==> flow/design.v <==
`timescale 1ns / 1ps
module bin_frac_seq_mult(input clk, input start, input [6:0] a, input [6:0] b, output done, output[13:0] product
    );
wire in_a;  
wire[13:0] out;  
counter c(.start(start),.clk(clk),.done(done));
shifter s1(.in(a),.clk(clk),.out(in_a),.start(start),.done(done));
multiplier m(.a(in_a),.b(b),.out(out),.clk(clk),.start(start),.done(done));
assign product = out;
endmodule
`timescale 1ns / 1ps
module counter(input clk, input start, output done
    );
reg[2:0] count;  
reg done1;
assign done = done1;
always @(posedge clk)
begin
	if(start)  
	begin
		count <=3'b000;
		done1 <= 1'b0;
	end
	else
	begin			 
		if(count==3'b111)
			done1 <= 1'b1;
		else
			count <= count + 3'b001;
	end
end
endmodule
`timescale 1ns / 1ps
module multiplier(input a, input[6:0] b, input clk, input start, input done, output[13:0] out
    );
reg [13:0] out1;
reg cy_out;
reg [6:0]sum ; 
assign out =out1;
always @(posedge clk)
begin
	if(start)  
	begin
		out1 = 14'b00000000000000;
	end
	else
	begin
		if(~done) 
		begin
			{cy_out,sum}=((a)?b:(7'b0000000))+out1[13:7];  
			out1 = {((a)?b:(7'b0000000)),7'b0000000}+out1;   
			out1 = out1>>1; 											 
			out1[13] = cy_out?1'b1:1'b0; 							 
		end
		else
		out1 = 14'b00000000000000; 								 
	end
end
endmodule
`timescale 1ns / 1ps
module shifter(input[6:0] in, input clk, input start, input done, output out
    );
reg [7:0] out1;
assign out =out1[0];  
always @(posedge clk)
begin
	if(start)		 
	begin
		out1= {in,1'b0};
	end
	else
	begin 		 
		if(~done)
		begin
			out1 = out1>>1;
		end
		else
		begin   
		out1 =0;
		end
	end
end
endmodule
From RTL to reports: bin_frac_seq_mult
Tool output for the design above, in the order of the flow.
Line numbers count from 1 in the design file above.
Cell names lack the library's common part.
{"block": "design", "top": "bin_frac_seq_mult", "clock_port": "clk", "lib": "sky130hd", "corner": "tt_025C_1v80"}

Word level
Source: Yosys, flattened and elaborated, memories not mapped. Widths are those after wreduce. Registers that Yosys merges into a memory's read port (data or address) are not register bits. Print and check cells do not count. Equal cells are merged and count once.
{"block": "word_totals", "word_cells": 14, "out_inout_bits": 15, "input_bits": 16, "register_bits": 26}
{"block": "op_classes", "addsub": 3, "eq_ne": 1, "reduce_and_logical": 1, "muxes": 4}
{"block": "op_table", "cell": "14-bit adder", "n": 1}
{"block": "op_table", "cell": "7-bit two-way mux", "n": 2}
{"block": "op_table", "cell": "7-bit by 7-bit adder with 8-bit output", "n": 1}
{"block": "op_table", "cell": "8-bit two-way mux", "n": 1}
{"block": "op_table", "cell": "3-bit by 1-bit adder with 3-bit output (second input constant)", "n": 1}
{"block": "op_table", "cell": "3-bit == test (second input constant)", "n": 1}
{"block": "op_table", "cell": "2-bit OR reduction", "n": 1}
{"block": "op_table", "cell": "1-bit two-way mux", "n": 1}

Logic depth
Longest topological path by Yosys (ltp), each cell counted once; first at word level (registers and memories cut), then after technology mapping (sequential cells cut; the memories' decode and read muxes count).
{"block": "depth", "depth_word": 3, "abc_area": 0, "depth_mapped": 8, "ltp_nobuf": 8}

After synthesis
Yosys stat after the flow's synthesis: flattened, memories mapped to cells. It holds for the ABC_AREA given above (unset counts as 0); a run with the other value may have another netlist.
{"block": "mapped", "buffers": 2, "yosys_area_um2": 1078.5, "cell_count": 108, "ffs": 26}
{"block": "types", "cell_type": "dfxtp_1", "n": 26, "area_total_um2": 520.499}
{"block": "types", "cell_type": "ha_1", "n": 9, "area_total_um2": 112.608}
{"block": "types", "cell_type": "and2_1", "n": 15, "area_total_um2": 93.84}
{"block": "types", "cell_type": "nor2_1", "n": 13, "area_total_um2": 48.797}
{"block": "types", "cell_type": "a22o_1", "n": 5, "area_total_um2": 43.792}
{"block": "types", "cell_type": "o21ai_0", "n": 8, "area_total_um2": 40.038}
{"block": "types", "cell_type": "a211oi_1", "n": 3, "area_total_um2": 22.522}
{"block": "types", "cell_type": "fa_1", "n": 1, "area_total_um2": 20.019}
{"block": "types", "cell_type": "mux2i_1", "n": 2, "area_total_um2": 20.019}
{"block": "types", "cell_type": "inv_1", "n": 4, "area_total_um2": 15.014}
{"block": "types", "cell_type": "o21a_1", "n": 2, "area_total_um2": 15.014}
{"block": "types", "cell_type": "nor2b_1", "n": 2, "area_total_um2": 12.512}
{"block": "types", "cell_type": "or3_1", "n": 2, "area_total_um2": 12.512}
{"block": "types", "cell_type": "o211a_1", "n": 1, "area_total_um2": 10.01}
{"block": "types", "cell_type": "o2111ai_1", "n": 1, "area_total_um2": 8.758}
{"block": "types", "cell_type": "o31a_1", "n": 1, "area_total_um2": 8.758}
{"block": "types", "cell_type": "or2_4", "n": 1, "area_total_um2": 8.758}
{"block": "types", "cell_type": "xor2_1", "n": 1, "area_total_um2": 8.758}
Other cell types: 9; their cells: 11.
The figures by module come from a second, unflattened synthesis with its own total; it is not the netlist above.
{"block": "unflattened", "hier_cells": 106, "area_unflattened_um2": 1118.6}
Rows give one instance, submodules left out.
{"block": "modules", "module": "multiplier", "seq_area_um2": 280.3, "instances": 1, "n_cells": 72, "mod_area_um2": 703.2}
{"block": "modules", "module": "shifter", "seq_area_um2": 160.2, "instances": 1, "n_cells": 20, "mod_area_um2": 262.8}
{"block": "modules", "module": "counter", "seq_area_um2": 80.1, "instances": 1, "n_cells": 14, "mod_area_um2": 152.6}
{"block": "modules", "module": "bin_frac_seq_mult", "seq_area_um2": 0.0, "instances": 1, "n_cells": 0, "mod_area_um2": 0.0}

Timing after synthesis
Path of least setup slack by OpenSTA after synthesis, without wires, with an ideal clock, recovery checks aside; 20% of the period is set as input and as output delay. Where synthesis merged equal registers, the netlist keeps one of their names.
{"block": "synth_path", "path_kind": "in2reg", "start": "input b[0]", "end": "register m.out1[12]", "setup_ns": 0.062, "setup_slack_ns": 0.035, "driving_pins": 8, "delay_ns": 1.333, "period_ns": 1.71, "arrival_ns": 1.613, "synth_period_reached_ns": 1.675}
"delay_ns" = arrival - input delay + setup time.
"driving_pins" counts driving pins, that of a launching flip-flop among them; a cell with two outputs on the path counts twice.
"synth_period_reached_ns" is the clock period less the worst setup slack; recovery checks do not enter. This is arithmetic on one report: input and output delays are still those of the set period (20% each).
The rows between start and end are the longest chain of elaborated cells between them; the timing report does not say that the signal goes this way. Where chains are equally long, one stands for them.
Each line given opens the expression or statement behind the cell; cells for indexed reads and writes are added by Yosys, which also makes memories of some case tables.
A register here has more assigning lines than the two given.
{"block": "synth_between", "path_cell_list": "and2_1 -> ha_1 -> inv_1 -> fa_1 -> nor2b_1 -> o31a_1 -> or3_1 -> nand3_1", "elab_chain_len": 2, "cells_between": 2}
{"block": "synth_rtl", "item": "from (decl)", "line_no": 2, "rtl": "module bin_frac_seq_mult(input clk, input start, input [6:0] a, input [6:0] b, output done, output[13:0] produ ..."}
{"block": "synth_rtl", "item": "7-bit two-way mux", "line_no": 51, "rtl": "out1 = {((a)?b:(7'b0000000)),7'b0000000}+out1;"}
{"block": "synth_rtl", "item": "14-bit adder", "line_no": 51}
{"block": "synth_rtl", "item": "to (assign)", "line_no": 51}
{"block": "synth_rtl", "item": "to (assign)", "line_no": 52, "rtl": "out1 = out1>>1;"}
{"block": "synth_rtl", "item": "to (decl)", "line_no": 36, "rtl": "reg [13:0] out1;"}

Path in the finished layout
From the final timing report of stored run 1: the path of least setup slack in the routed layout; clock arrival at registers is part of the times.
{"block": "layout_path", "path_kind": "in2reg", "start": "input b[6]", "end": "register m.out1[12]", "setup_slack_ns": -0.27, "period_ns": 1.49, "arrival_ns": 1.99, "setup_ns": 0.05, "driving_pins": 7}
The rows between start and end are the longest chain of elaborated cells between them; the timing report does not say that the signal goes this way. Where chains are equally long, one stands for them.
A register here has more assigning lines than the two given.
{"block": "layout_between", "path_cell_list": "clkdlybuf4s50_1 -> and2_1 -> ha_4 -> inv_1 -> or3_1 -> or3_1 -> nand3_2", "elab_chain_len": 2, "cells_between": 2}
{"block": "layout_rtl", "item": "from (decl)", "line_no": 2, "rtl": "module bin_frac_seq_mult(input clk, input start, input [6:0] a, input [6:0] b, output done, output[13:0] produ ..."}
{"block": "layout_rtl", "item": "7-bit two-way mux", "line_no": 51, "rtl": "out1 = {((a)?b:(7'b0000000)),7'b0000000}+out1;"}
{"block": "layout_rtl", "item": "14-bit adder", "line_no": 51}
{"block": "layout_rtl", "item": "to (assign)", "line_no": 51}
{"block": "layout_rtl", "item": "to (assign)", "line_no": 52, "rtl": "out1 = out1>>1;"}
{"block": "layout_rtl", "item": "to (decl)", "line_no": 36, "rtl": "reg [13:0] out1;"}

==> runs of bin_frac_seq_mult <==
2 stored runs of bin_frac_seq_mult in the flow (synthesis by Yosys, layout by OpenROAD, sky130hd cells), in arbitrary order. Constraints: input delay and output delay 20% of the set period each, output load 0.01 pF.
"period_less_ws_ns" means the clock period less the worst setup slack. The figure is calculated, with input and output delays left at 20% of the set period.
"timing.worst_path_ns" is the time allowed to the run's worst setup path (the clock period less input and output delay, where it has them) less its slack. Clock arrival times count: a late capture clock shortens it, a late launch clock lengthens it.
"design_power_mw" is the tool's figure for a default switching activity; nothing was simulated.

{"run": "stored run 1", "settings": { "period_ns": 1.49, "CORE_UTILIZATION": 31, "PLACE_DENSITY_LB_ADDON": 0.12, "CORE_ASPECT_RATIO": 1.17, "GPL_TIMING_DRIVEN": 1, "GPL_ROUTABILITY_DRIVEN": 1, "CTS_CLUSTER_SIZE": 18, "CTS_CLUSTER_DIAMETER": 198, "CAP_MARGIN": 20, "SLEW_MARGIN": 0, "MIN_ROUTING_LAYER": "met2", "MAX_ROUTING_LAYER": "met5", "CORE_MARGIN": 2 }, "results": { "timing.setup.tns_ns": -0.871, "timing.worst_path_ns": 1.46, "critical_path_type": "in2reg", "finish.utilization_pct": 51.8, "period_less_ws_ns": 1.761, "post_synth_area_um2": 1078.5, "setup_ws_ns": -0.271, "timing.hold.ws_ns": 0.432, "design_power_mw": 1.597, "stdcell_area_um2": 1745.4, "design.die.area_um2": 3968.3 }}
{"run": "stored run 2", "settings": { "period_ns": 1.24, "CORE_UTILIZATION": 17, "SETUP_SLACK_MARGIN": -0.09, "PLACE_DENSITY_LB_ADDON": 0.23, "HOLD_SLACK_MARGIN": 0.1, "CORE_ASPECT_RATIO": 1.65, "CORE_MARGIN": 6, "CELL_PAD_IN_SITES_DETAIL_PLACEMENT": 1, "ABC_AREA": 0, "CTS_CLUSTER_SIZE": 41, "CTS_CLUSTER_DIAMETER": 346, "CAP_MARGIN": 35, "SLEW_MARGIN": 30, "MAX_ROUTING_LAYER": "met4" }, "results": { "timing.setup.tns_ns": -2.696, "timing.worst_path_ns": 1.44, "critical_path_type": "in2reg", "finish.utilization_pct": 30.7, "period_less_ws_ns": 1.690, "post_synth_area_um2": 1078.5, "setup_ws_ns": -0.450, "timing.hold.ws_ns": 0.434, "design_power_mw": 1.946, "stdcell_area_um2": 1839.3, "design.die.area_um2": 8460.5 }}
